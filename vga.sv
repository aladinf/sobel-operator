==> flow/design.v <==
module vga	 
			#(
			parameter hRez = 640,
			parameter hStartSync = 640 + 16,
			parameter hEndSync = 640 + 16 + 96,
			parameter hMaxCount = 640 + 16 + 96 + 48,
			parameter vRez = 480,
			parameter vStartSync = 480 + 10,
			parameter vEndSync = 480 + 10 + 2,
			parameter vMaxCount = 480 + 10 + 2 + 33,
			parameter hsync_active = 1'b0,
			parameter vsync_active = 1'b0
			)
			(
			input                clk24,
			input        [3:0]   frame_pixel,
			input                rst_n,
			output       [18:0]	 frame_addr,
			output logic [3:0]	 vga_red,
			output logic [3:0]	 vga_green,
			output logic [3:0]	 vga_blue,
			output logic 		 vga_hsync,
			output logic		 vga_vsync
			);
	logic [9:0]	   hCounter;
	logic [9:0]	   vCounter;
	logic [18:0]   address;
	logic 		   blank;
	assign frame_addr = hCounter < hRez && address < 640 * 480 ? address : 0;
	always_ff @(posedge clk24 or negedge rst_n) begin : proc_hCounter                  
		if(~rst_n) begin
			hCounter <= '0;
		end 
		else begin
			if (hCounter == hMaxCount - 1) begin
				hCounter <= 10'b0;
			end 
			else begin
				hCounter <= hCounter + 1;
			end
		end
	end
	always_ff @(posedge clk24 or negedge rst_n) begin : proc_vCounter                  
		if(~rst_n) begin
			vCounter <= '0;
		end 
		else begin
			if (hCounter == hMaxCount - 1) begin
				if (vCounter == vMaxCount - 1) begin
					vCounter <= 10'b0;
				end 
				else begin
					vCounter <= vCounter + 1;
				end
			end
		end
	end
	always_ff @(posedge clk24 or negedge rst_n) begin : proc_address                   
		if(~rst_n) begin
			address <= 0;
		end 
		else begin
			if (vCounter >= vRez) begin
				address <= 19'b0;
			end 
			else begin
				if (hCounter < hRez) begin
					address <= address + 1;
				end
			end
		end
	end
	always_ff @(posedge clk24 or negedge rst_n) begin : proc_blank                     
		if(~rst_n) begin
			blank <= 1'b1;
		end 
		else begin
			if (vCounter >= vRez) begin
				blank <= 1'b1;
			end 
			else begin
				if (hCounter < hRez) begin
					blank <= 1'b0;
				end 
				else begin
					blank <= 1'b1;
				end
			end
		end
	end
	always_ff @(posedge clk24 or negedge rst_n) begin : proc_vga_rgb                   
		if(~rst_n) begin
			{vga_red, vga_green, vga_blue} <= '0;
		end 
		else begin
			if (blank == 1'b0) begin
                vga_red <= frame_pixel;
                vga_green <= frame_pixel;
                vga_blue <= frame_pixel;
			end 
			else begin
                vga_red <= 4'b0;
                vga_green <= 4'b0;
                vga_blue <= 4'b0;
			end
		end
	end
	always_ff @(posedge clk24 or negedge rst_n) begin : proc_vga_hsync                 
		if(~rst_n) begin
			vga_hsync <= ~hsync_active;
		end 
		else begin
			if (hCounter > hStartSync && hCounter <= hEndSync) begin
				vga_hsync <= hsync_active;
			end 
			else begin
				vga_hsync <= ~hsync_active;
			end
		end
	end
	always_ff @(posedge clk24 or negedge rst_n) begin : proc_vga_vsync                 
		if(~rst_n) begin
			vga_vsync <= ~vsync_active;
		end 
		else begin
			if (vCounter >= vStartSync && vCounter < vEndSync) begin
				vga_vsync <= vsync_active;
			end 
			else begin
				vga_vsync <= ~vsync_active;
			end
		end
	end
endmodule  
======== Tool chain data of vga ========
The steps from the RTL of vga to its reports follow in flow order.
Lines are those of the file above, counted from 1.
Operators: Yosys type, input widths -> output width; for muxes data width and select width s.
Not given: --
design
  design top .............................. vga
  clock port .............................. clk24
  standard-cell library ................... sky130hd
  corner .................................. tt_025C_1v80

======== Word level ========
Counts by Yosys on the flattened word-level netlist (proc, flatten, opt, wreduce; memories kept). Register bits leave out memories and registers merged into their read ports (data or address). Print and check cells are left out. Cells with the same type and inputs are merged into one.
operators by class
  add/subtract/negate cells ............... 3
  order comparisons ....................... 7
  equal/unequal tests ..................... 2
  multiplexer cells ....................... 10
  reduce/logical cells .................... 4
operators with widths
  kind                   number
  $mux 19                3
  $add 10x1->10 const B  2
  $eq 10x10->1 const B   2
  $ge 10x9->1 const B    2
  $mux 10                2
  $add 19x1->19 const B  1
  $lt 19x19->1 const B   1
  $gt 10x10->1 const B   1
  $le 10x10->1 const B   1
  $lt 10x10->1 const B   1
  $lt 10x9->1 const B    1
  $mux 4                 1
  $mux 1                 4
  $logic_and 1x1->1      3
  $reduce_bool 2->1      1
word-level totals
  flip-flop bits (word level) ............. 46
  cells after elaboration ................. 33

======== Longest topological paths ========
Depth = most cells in a row (Yosys ltp): at word level without a register or memory, in the mapped netlist without a sequential cell, where the memories' decode and read muxes count.
depth
  word-level depth ........................ 3
  ABC_AREA ................................ 0
  mapped depth ............................ 7
  gate-level depth less buffers ........... 5

======== After synthesis ========
The flow's flattened synthesis, as Yosys stat reports it; memories are mapped. The netlist is that of the ABC_AREA named above (0 if unset); the other value can give another one.
Totals and module areas in this step are rounded.
cells by type
  cell                      number  total area (um^2)
  sky130_fd_sc_hd__dfrtp_1  43      1.08E+03
  sky130_fd_sc_hd__xnor2_1  14      122.618
  sky130_fd_sc_hd__and2_1   17      106.352
  sky130_fd_sc_hd__nor2_1   22      82.579
  sky130_fd_sc_hd__dfstp_2  3       78.826
  sky130_fd_sc_hd__a21oi_1  13      65.062
  sky130_fd_sc_hd__nand2_1  17      63.811
  sky130_fd_sc_hd__ha_1     5       62.56
  sky130_fd_sc_hd__xor2_1   7       61.309
  sky130_fd_sc_hd__buf_4    8       60.058
  sky130_fd_sc_hd__nand4_1  9       56.304
  sky130_fd_sc_hd__o21ai_0  11      55.053
  sky130_fd_sc_hd__nand3_1  9       45.043
  sky130_fd_sc_hd__and3_1   7       43.792
  sky130_fd_sc_hd__and4_1   5       43.792
  sky130_fd_sc_hd__nor2b_1  7       43.792
  sky130_fd_sc_hd__or3_1    6       37.536
  sky130_fd_sc_hd__inv_1    9       33.782
Other cell types: 24; their cells: 43.
synthesis totals
  cells in the netlist .................... 255
  chip area (Yosys) ....................... 2500 um^2
  flip-flop cells ......................... 46

======== Worst setup path after synthesis ========
Source: OpenSTA report_checks on the synthesized netlist (no wires, ideal clock, input and output delay 20% of the period each), path of least setup slack; recovery checks are left aside. Register names are those of the netlist, which keeps one name where synthesis merged equal registers.
timing after synthesis
  kind .................................... register to output
  from .................................... register address[12]
  to ...................................... output port frame_addr[10]
  clock period ............................ 1.95 ns
  output delay ............................ 0.390 ns
  arrival ................................. 1.567 ns
  setup slack ............................. -0.007 ns
  delay of the path ....................... 1.567 ns
  stages .................................. 6
  buffers on the path ..................... 1
  period reached after synthesis .......... 1.957 ns
"delay of the path" is the arrival time less input delay plus setup time.
A path that ends at an output port has no setup time.
"stages": output pins that drive a net of the path, with the launching flip-flop's if there is one; two outputs of one cell count as two.
"period reached after synthesis" is the clock period less the worst setup slack; recovery checks do not enter. This is arithmetic on one report: input and output delays are still those of the set period (20% each).
Between the ends stands the longest chain of elaborated cells between them, by number of cells; it is not shown to be the way that was timed. Of several equally long chains one is given.
A line is the first line of the expression or statement that the cell stems from. Yosys adds cells for indexed reads and writes and turns some case tables into memories.
A register here has more assigning lines than the two given.
on the way, after synthesis
  cell sequence ........................... sky130_fd_sc_hd__dfrtp_1 sky130_fd_sc_hd__a21o_1 sky130_fd_sc_hd__a211o_1 sky130_fd_sc_hd__a21oi_1 sky130_fd_sc_hd__clkbuf_1 sky130_fd_sc_hd__and2_1
  length of the longest elaborated chain .. 3
  elaborated cells between the ends (all ways) .. 3
  RTL lines with such cells ............... 1
  those cells by class .................... 1 x compare; 1 x mux; 1 x reduce/logical
ends and longest elaborated chain, after synthesis
  item               RTL line  text
  start, declared    27        logic [18:0] address;
  start, assigned    60        address <= 0;
  start, assigned    68        address <= address + 1;
  $lt 19x19->1       29        assign frame_addr = hCounter < hRez && address < 640 * 480 ? address : 0;
  $logic_and 1x1->1  29
  $mux 19            29
  end, declared      18        output [18:0] frame_addr,

======== Path in the finished layout ========
Path of least setup slack in the final report of run 1 (OpenROAD, finished layout, wires in). Where an end is a register, its clock arrival counts in the times.
timing after layout
  kind .................................... register to output
  from .................................... register address[12]
  to ...................................... output port frame_addr[9]
  clock period ............................ 1.15 ns
  output delay ............................ 0.23 ns
  arrival ................................. 1.67 ns
  setup slack ............................. -0.75 ns
  stages .................................. 7
  buffers on the path ..................... 2
Between the ends stands the longest chain of elaborated cells between them, by number of cells; it is not shown to be the way that was timed. Of several equally long chains one is given.
A register here has more assigning lines than the two given.
on the way, after layout
  cell sequence ........................... sky130_fd_sc_hd__dfrtp_1 sky130_fd_sc_hd__a21o_1 sky130_fd_sc_hd__a211o_1 sky130_fd_sc_hd__a21oi_4 sky130_fd_sc_hd__buf_6 sky130_fd_sc_hd__and2_4 sky130_fd_sc_hd__buf_6
  length of the longest elaborated chain .. 3
  elaborated cells between the ends (all ways) .. 3
  RTL lines with such cells ............... 1
  those cells by class .................... 1 x compare; 1 x mux; 1 x reduce/logical
ends and longest elaborated chain, after layout
  item               RTL line  text
  start, declared    27        logic [18:0] address;
  start, assigned    60        address <= 0;
  start, assigned    68        address <= address + 1;
  $lt 19x19->1       29        assign frame_addr = hCounter < hRez && address < 640 * 480 ? address : 0;
  $logic_and 1x1->1  29
  $mux 19            29
  end, declared      18        output [18:0] frame_addr,

==> runs of vga <==
Top module vga; platform sky130hd; tools Yosys and OpenROAD; 2 stored runs in no particular order. Input and output delays are each 20% of the period that was set; the output load is 0.01 pF.
"clock period achieved": clock period set for the run, less the worst setup slack. It is reckoned from that one timing run; input and output delays stay at 20% of the period that was set.
"time on the worst setup path" means the part of the period allowed to the worst setup path (the constraints hold back 20% at inputs and 20% at outputs) less its slack; where the path has registers, the arrival times of their clocks count too.
Measured values are rounded.

---- run 1 ----
settings
  period_ns = 1.15
  CORE_UTILIZATION = 16
  SETUP_SLACK_MARGIN = 0.08
  PLACE_DENSITY = 0.73
  CORE_ASPECT_RATIO = 1.12
  CORE_MARGIN = 5
  CELL_PAD_IN_SITES_DETAIL_PLACEMENT = 0
  ABC_AREA = 0
  CTS_CLUSTER_DIAMETER = 203
  SLEW_MARGIN = 35
  CAP_MARGIN = 20
results
  area of the standard cells in the finished layout .. 4500 um^2
  die outline area ........................ 18000 um^2
  clock period achieved ................... 1.904 ns
  time on the worst setup path ............ 1.67 ns
  kind of the worst setup path ............ register to output
  worst setup slack after layout .......... -0.75 ns
  area of the synthesized netlist ......... 2500 um^2

---- run 2 ----
settings
  period_ns = 3.55
  CORE_UTILIZATION = 45
  SETUP_SLACK_MARGIN = 0.0
  PLACE_DENSITY_LB_ADDON = 0.02
  CELL_PAD_IN_SITES_GLOBAL_PLACEMENT = 0
  CELL_PAD_IN_SITES_DETAIL_PLACEMENT = 0
  CTS_CLUSTER_SIZE = 88
  CTS_CLUSTER_DIAMETER = 126
  CAP_MARGIN = 30
  SLEW_MARGIN = 15
  MAX_ROUTING_LAYER = met4
  CORE_MARGIN = 2
results
  area of the standard cells in the finished layout .. 2900 um^2
  die outline area ........................ 6100 um^2
  time on the worst setup path ............ 2.43 ns
  kind of the worst setup path ............ register to output
  area of the synthesized netlist ......... 2500 um^2
  clock period achieved ................... 3.140 ns
  worst setup slack after layout .......... 0.41 ns
