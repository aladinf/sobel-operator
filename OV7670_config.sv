==> flow/design.v <==
`timescale 1ns / 1ps
module OV7670_config #(
	parameter CLK_FREQ = 25000000
	)(
	input clk,     
	input clk_en,  
	input rst_n,   
	input SCCB_interface_ready,
	input [15:0] rom_data,
	input start,
	output logic [7:0] rom_addr,
	output logic done,
	output logic [7:0] SCCB_interface_addr,
	output logic [7:0] SCCB_interface_data,
	output logic SCCB_interface_start
);
	typedef enum bit[1:0] {IDLE, SEND_CMD, DONE, TIMER} fsm_state;
	fsm_state state;
	fsm_state return_state;
	logic [31:0] timer;
	always_ff @(posedge clk or negedge rst_n) begin : proc_state
		if(~rst_n) begin
			state <= IDLE;
		end 
		else if(clk_en) begin
			case (state)
				IDLE:   
				    begin
                       state <= start ? SEND_CMD : IDLE;
                    end
				SEND_CMD: 
				    begin
					    case (rom_data)
                            16'hFFFF: 
                                begin
                                    state <= DONE;
                                end
                            16'hFFF0: 
                                begin
                                    state <= TIMER;
                                end
                            default: 
                                begin
                                    if (SCCB_interface_ready) begin
                                        state <= TIMER;
                                    end
                                end 
					    endcase
				    end
				DONE: 
                    begin
                        state <= IDLE;
                    end
				TIMER: 
                    begin
                        state <= (timer == 0) ? return_state : TIMER;
                    end
				default : 
                    begin
                    end
			endcase
		end
	end
	always_ff @(posedge clk or negedge rst_n) begin : proc_return_state
		if(~rst_n) begin
			return_state <= IDLE;
		end 
		else if(clk_en) begin
			case (state)
				IDLE: 
                    begin
                    end
				SEND_CMD: 
                    begin
                        case (rom_data)
                            16'hFFFF: 
                                begin
                                end
                            16'hFFF0: 
                                begin
                                    return_state <= SEND_CMD;
                                end
                            default: 
                                begin
                                    if (SCCB_interface_ready) begin
                                        return_state <= SEND_CMD;
                                    end
                                end 
                        endcase
                    end
				DONE: 
                    begin
                    end
				TIMER: 
                    begin
                    end
				default : 
                    begin
                    end
			endcase
		end
	end
	always_ff @(posedge clk or negedge rst_n) begin : proc_rom_addr
		if(~rst_n) begin
			rom_addr <= 0;
		end 
		else if(clk_en) begin
			case (state)
				IDLE: 
                    begin
                        rom_addr <= 0;
                    end
				SEND_CMD: 
                    begin
                        case (rom_data)
                            16'hFFFF: 
                                begin
                                end
                            16'hFFF0: 
                                begin
                                    rom_addr <= rom_addr + 1;
                                end
                            default: 
                                begin
                                    if (SCCB_interface_ready) begin
                                        rom_addr <= rom_addr + 1;
                                    end
                                end 
                        endcase
                    end
				DONE: 
                    begin
                    end
				TIMER: 
                    begin
                    end
				default: 
                    begin
                    end
			endcase
		end
	end
	always_ff @(posedge clk or negedge rst_n) begin : proc_done
		if(~rst_n) begin
			done <= 0;
		end 
		else if(clk_en) begin
			case (state)
				IDLE: 
                    begin
                        done <= start ? 0 : done;
                    end
				SEND_CMD: 
                    begin
                    end
				DONE: 
                    begin
                        done <= 1;
                    end
				TIMER: 
                    begin
                    end
				default : 
                    begin
                    end
			endcase
		end
	end
	always_ff @(posedge clk or negedge rst_n) begin : proc_SCCB_interface_addr
		if(~rst_n) begin
			SCCB_interface_addr <= 0;
		end 
		else if(clk_en) begin
			case (state)
				IDLE: 
                    begin
                    end
				SEND_CMD: 
                    begin
                        case (rom_data)
                            16'hFFFF: 
                                begin
                                end
                            16'hFFF0: 
                                begin
                                end
                            default: 
                                begin
                                    if (SCCB_interface_ready) begin
                                        SCCB_interface_addr <= rom_data[15:8];
                                    end
                                end 
                        endcase
                    end
				DONE: 
                    begin
                    end
				TIMER: 
                    begin
                    end
				default : 
                    begin
                    end
			endcase
		end
	end
	always_ff @(posedge clk or negedge rst_n) begin : proc_SCCB_interface_data
		if(~rst_n) begin
			SCCB_interface_data <= 0;
		end 
		else if(clk_en) begin
			case (state)
				IDLE: 
                    begin
                    end
				SEND_CMD: 
                    begin
                        case (rom_data)
                            16'hFFFF: 
                                begin
                                end
                            16'hFFF0: 
                                begin
                                end
                            default: 
                                begin
                                    if (SCCB_interface_ready) begin
                                        SCCB_interface_data <= rom_data[7:0];
                                    end
                                end 
                        endcase
                    end
				DONE: 
                    begin
                    end
				TIMER: 
                    begin
                    end
				default : 
                    begin
                    end
			endcase
		end
	end
	always_ff @(posedge clk or negedge rst_n) begin : proc_SCCB_interface_start
		if(~rst_n) begin
			SCCB_interface_start <= 0;
		end 
		else if(clk_en) begin
			case (state)
				IDLE: 
                    begin
                    end
				SEND_CMD: 
                    begin
                        case (rom_data)
                            16'hFFFF: 
                                begin
                                end
                            16'hFFF0:
                                begin
                                end
                            default: 
                                begin
                                    if (SCCB_interface_ready) begin
                                        SCCB_interface_start <= 1;
                                    end
                                end 
                        endcase
                    end
				DONE: 
                    begin
                    end
				TIMER: 
                    begin
                        SCCB_interface_start <= 0;
                    end
				default : 
                    begin
                    end
			endcase
		end
	end
	always_ff @(posedge clk or negedge rst_n) begin : proc_timer
		if(~rst_n) begin
			timer <= 0;
		end 
		else if(clk_en) begin
			case (state)
				IDLE: 
                    begin
                    end
				SEND_CMD: 
                    begin
                        case (rom_data)
                            16'hFFFF: 
                                begin
                                end
                            16'hFFF0: 
                                begin
                                    timer <= (CLK_FREQ/100);
                                end
                            default: 
                                begin
                                    if (SCCB_interface_ready) begin
                                        timer <= 0;
                                    end
                                end 
                        endcase
                    end
				DONE: 
                    begin
                    end
				TIMER: 
                    begin
                        timer <= (timer == 0) ? 0 : timer - 1;
                    end
				default : 
                    begin
                    end
			endcase
		end
	end
endmodule : OV7670_config
# From RTL to reports: OV7670_config
# Tool output for the design above, in the order of the flow.
# Lines are those of the file above, counted from 1.
# Operators: Yosys type, input widths -> output width; for muxes data width and select width s.
# Cell names lack the library's common part.
design:
  top: "OV7670_config"
  clk_port: "clk"
  cell_library: "sky130hd"
  corner: "tt_025C_1v80"

# Word-level counts
# Counts by Yosys on the flattened word-level netlist (proc, flatten, opt, wreduce; memories kept). Register bits leave out memories and registers merged into their read ports (data or address). Print and check cells are left out. Cells with the same type and inputs are merged into one.
word_totals:
  ff_bits: 62
  inputBits: 21
  output_inout_bits: 26
  wordCells: 57
op_classes:
  n_addsub: 2
  equal: 11
  n_mux: 19
  n_logic: 2
  reduce_logical: 15
ops:
  columns: ["cell", "count"]
  rows:
  - ["$pmux 32 s2", 2]
  - ["$mux 32", 2]
  - ["$eq 16x16->1 const B", 2]
  - ["$sub 32x1->32 const B", 1]
  - ["$logic_not 32->1", 1]
  - ["$pmux 8 s2", 2]
  - ["$reduce_and 4->1", 5]
  - ["$ne 2x2->1 const B", 4]
  - ["$reduce_bool 2->1", 4]
  - ["$add 8x1->8 const B", 1]
  - ["$pmux 2 s4", 1]
  - ["$mux 8", 1]
  - ["$pmux 2 s2", 2]
  - ["$reduce_and 3->1", 2]
  - ["$mux 2", 3]
  - ["$eq 2x2->1 const B", 2]
  - ["$ne 4x4->1 const B", 1]
  - ["$reduce_bool 4->1", 1]
  - ["$pmux 1 s2", 2]
  - ["$mux 1", 4]
  - ["$ne 3x3->1 const B", 1]
  - ["$not 1->1", 2]
  - ["$eq 2x1->1 const B", 1]
  - ["$logic_not 2->1", 1]
  - ["$reduce_or 2->1", 1]

# Longest topological paths
# Depth = most cells in a row (Yosys ltp): at word level without a register or memory, in the mapped netlist without a sequential cell, where the memories' decode and read muxes count.
depth:
  depth_word: 4
  abc_area: 0
  depth_mapped: 8
  ltp_nobuf: 7

# After synthesis
# The flow's flattened synthesis, as Yosys stat reports it; memories are mapped. The netlist is that of the ABC_AREA named above (0 if unset); the other value can give another one.
# Totals and module areas in this step are rounded.
types:
  columns: ["type", "count", "type_area_um2"]
  rows:
  - ["dfrtp_1", 61, 1.53E+03]
  - ["mux2_2", 18, 202.694]
  - ["nand2_1", 26, 97.594]
  - ["or3_1", 14, 87.584]
  - ["a22oi_1", 11, 82.579]
  - ["nand3_1", 16, 80.077]
  - ["nor2_1", 21, 78.826]
  - ["a21oi_1", 15, 75.072]
  - ["or4_1", 10, 75.072]
  - ["nor3_1", 13, 65.062]
  - ["nand4_1", 10, 62.56]
  - ["a31o_2", 7, 61.309]
  - ["o21ai_0", 12, 60.058]
  - ["a22o_1", 6, 52.55]
  - ["a2bb2oi_1", 5, 43.792]
  - ["nor4_4", 2, 42.541]
  - ["clkbuf_1", 11, 41.29]
  - ["inv_1", 11, 41.29]
# Other cell types: 42; their cells: 83.
mapped:
  cells: 352
  area_um2: 3460
  seq_area_um2: 1530
  ffs: 61
  n_buf: 19

# Worst setup path after synthesis
# OpenSTA on the mapped netlist: ideal clock, no wires. The path of least setup slack (recovery checks aside). Input and output delay are each 20% of the period. Register names are those of the netlist, which keeps one name where synthesis merged equal registers.
synth_timing:
  path_type: "input-to-reg"
  start: "in rom_data[0]"
  end: "reg timer[21]"
  period_ns: 2.27
  in_delay_ns: 0.454
  setup_ns: 0.140
  launch_ns: 0.454
  arrival_time_ns: 2.136
  required_time_ns: 2.130
  setup_slack_ns: -0.005
  path_delay_ns: 1.822
  path_stages: 7
  path_buffers: 2
  period_less_setup_slack_ns: 2.275
# "path_delay_ns" = arrival - input delay + setup time.
# "path_stages": output pins that drive a net of the path, with the launching flip-flop's if there is one; two outputs of one cell count as two.
# "period_less_setup_slack_ns" is the clock period less the worst setup slack; recovery checks do not enter. This is arithmetic on one report: input and output delays are still those of the set period (20% each).
# The rows between start and end are the longest chain of elaborated cells between them; the timing report does not say that the signal goes this way. Where chains are equally long, one stands for them.
# A line is the first line of the expression or statement that the cell stems from. Yosys adds cells for indexed reads and writes and turns some case tables into memories.
# At most two assigning lines are given for a register; there are more.
synth_via:
  path_cell_list: "or4_4 -> o41ai_4 -> o211ai_2 -> buf_4 -> buf_4 -> o31ai_1 -> a22oi_2"
  elab_chain_cells: 3
  cone_cells: 7
  classes_between: "eq/ne (4); mux (2); reduce/logical (1)"
synth_rtl:
  columns: ["item", "line", "rtl"]
  rows:
  - ["start: declaration", 9, "input [15:0] rom_data,"]
  - ["$eq 16x16->1", 295, "case (rom_data)"]
  - ["$pmux 32 s2", 295, null]
  - ["$pmux 32 s2", 289, "case (state)"]
  - ["end: assignment", 301, "timer <= (CLK_FREQ/100);"]
  - ["end: assignment", 316, "timer <= (timer == 0) ? 0 : timer - 1;"]
  - ["end: declaration", 20, "logic [31:0] timer;"]

# Path in the finished layout
# Path of least setup slack in the final report of run 1 (OpenROAD, finished layout, wires in). Where an end is a register, its clock arrival counts in the times.
layout_timing:
  path_type: "input-to-reg"
  start: "in rom_data[11]"
  end: "reg timer[30]"
  period_ns: 3.49
  in_delay_ns: 0.70
  setup_ns: 0.09
  launch_ns: 0.70
  arrival_time_ns: 3.14
  required_time_ns: 3.75
  setup_slack_ns: 0.61
  path_stages: 6
  path_buffers: 1
# The rows between start and end are the longest chain of elaborated cells between them; the timing report does not say that the signal goes this way. Where chains are equally long, one stands for them.
# At most two assigning lines are given for a register; there are more.
layout_via:
  path_cell_list: "clkdlybuf4s50_1 -> nand4_1 -> or4_1 -> o2111a_1 -> a31o_2 -> a22oi_1"
  elab_chain_cells: 3
  cone_cells: 7
  classes_between: "eq/ne (4); mux (2); reduce/logical (1)"
layout_rtl:
  columns: ["item", "line", "rtl"]
  rows:
  - ["start: declaration", 9, "input [15:0] rom_data,"]
  - ["$eq 16x16->1", 295, "case (rom_data)"]
  - ["$pmux 32 s2", 295, null]
  - ["$pmux 32 s2", 289, "case (state)"]
  - ["end: assignment", 301, "timer <= (CLK_FREQ/100);"]
  - ["end: assignment", 316, "timer <= (timer == 0) ? 0 : timer - 1;"]
  - ["end: declaration", 20, "logic [31:0] timer;"]

# Stored flow runs of OV7670_config (2 of them; Yosys, OpenROAD, sky130hd). They differ in their settings and are not a sequence. Constraints: input delay and output delay 20% of the set period each, output load 0.01 pF.
# By "timing.achieved_period_ns" is meant the clock period of the run minus its worst setup slack. This is arithmetic on one report: input and output delays are still those of the set period (20% each).
# "worst_setup_path_time_ns" is the time allowed to the run's worst setup path (the clock period less input and output delay, where it has them) less its slack. Clock arrival times count: a late capture clock shortens it, a late launch clock lengthens it.
# "design_power_mw": no workload was simulated; the value follows from the tool's default switching activity.
# Measured values are rounded.
runs:
  - name: "run 1"
    settings:
      period_ns: 3.49
      CORE_UTILIZATION: 34
      SETUP_SLACK_MARGIN: -0.02
      PLACE_DENSITY_LB_ADDON: 0.1
      CORE_MARGIN: 6
      CELL_PAD_IN_SITES_DETAIL_PLACEMENT: 0
      ABC_AREA: 0
      CTS_CLUSTER_SIZE: 52
      CTS_CLUSTER_DIAMETER: 196
      MIN_ROUTING_LAYER: "met2"
      MAX_ROUTING_LAYER: "met5"
      CAP_MARGIN: 20
      SLEW_MARGIN: 20
    results:
      final_setup_tns_ns: 0.000
      util_frac: 0.434
      timing.achieved_period_ns: 2.880
      post_route_stdcell_area_um2: 4260
      setup_worst_slack_ns: 0.610
      design_power_mw: 2.97
      synth_chip_area_um2: 3460
      worst_setup_path_time_ns: 2.18
      timing.worst_path_kind: "input-to-reg"
      die_um2: 12700
  - name: "run 2"
    settings:
      period_ns: 2.71
      CORE_UTILIZATION: 24
      CAP_MARGIN: 20
      CORE_MARGIN: 2
      SLEW_MARGIN: 20
    results:
      final_setup_tns_ns: 0.000
      util_frac: 0.335
      timing.achieved_period_ns: 2.634
      post_route_stdcell_area_um2: 4690
      setup_worst_slack_ns: 0.076
      design_power_mw: 4.37
      synth_chip_area_um2: 3460
      worst_setup_path_time_ns: 2.09
      timing.worst_path_kind: "input-to-reg"
      die_um2: 15400
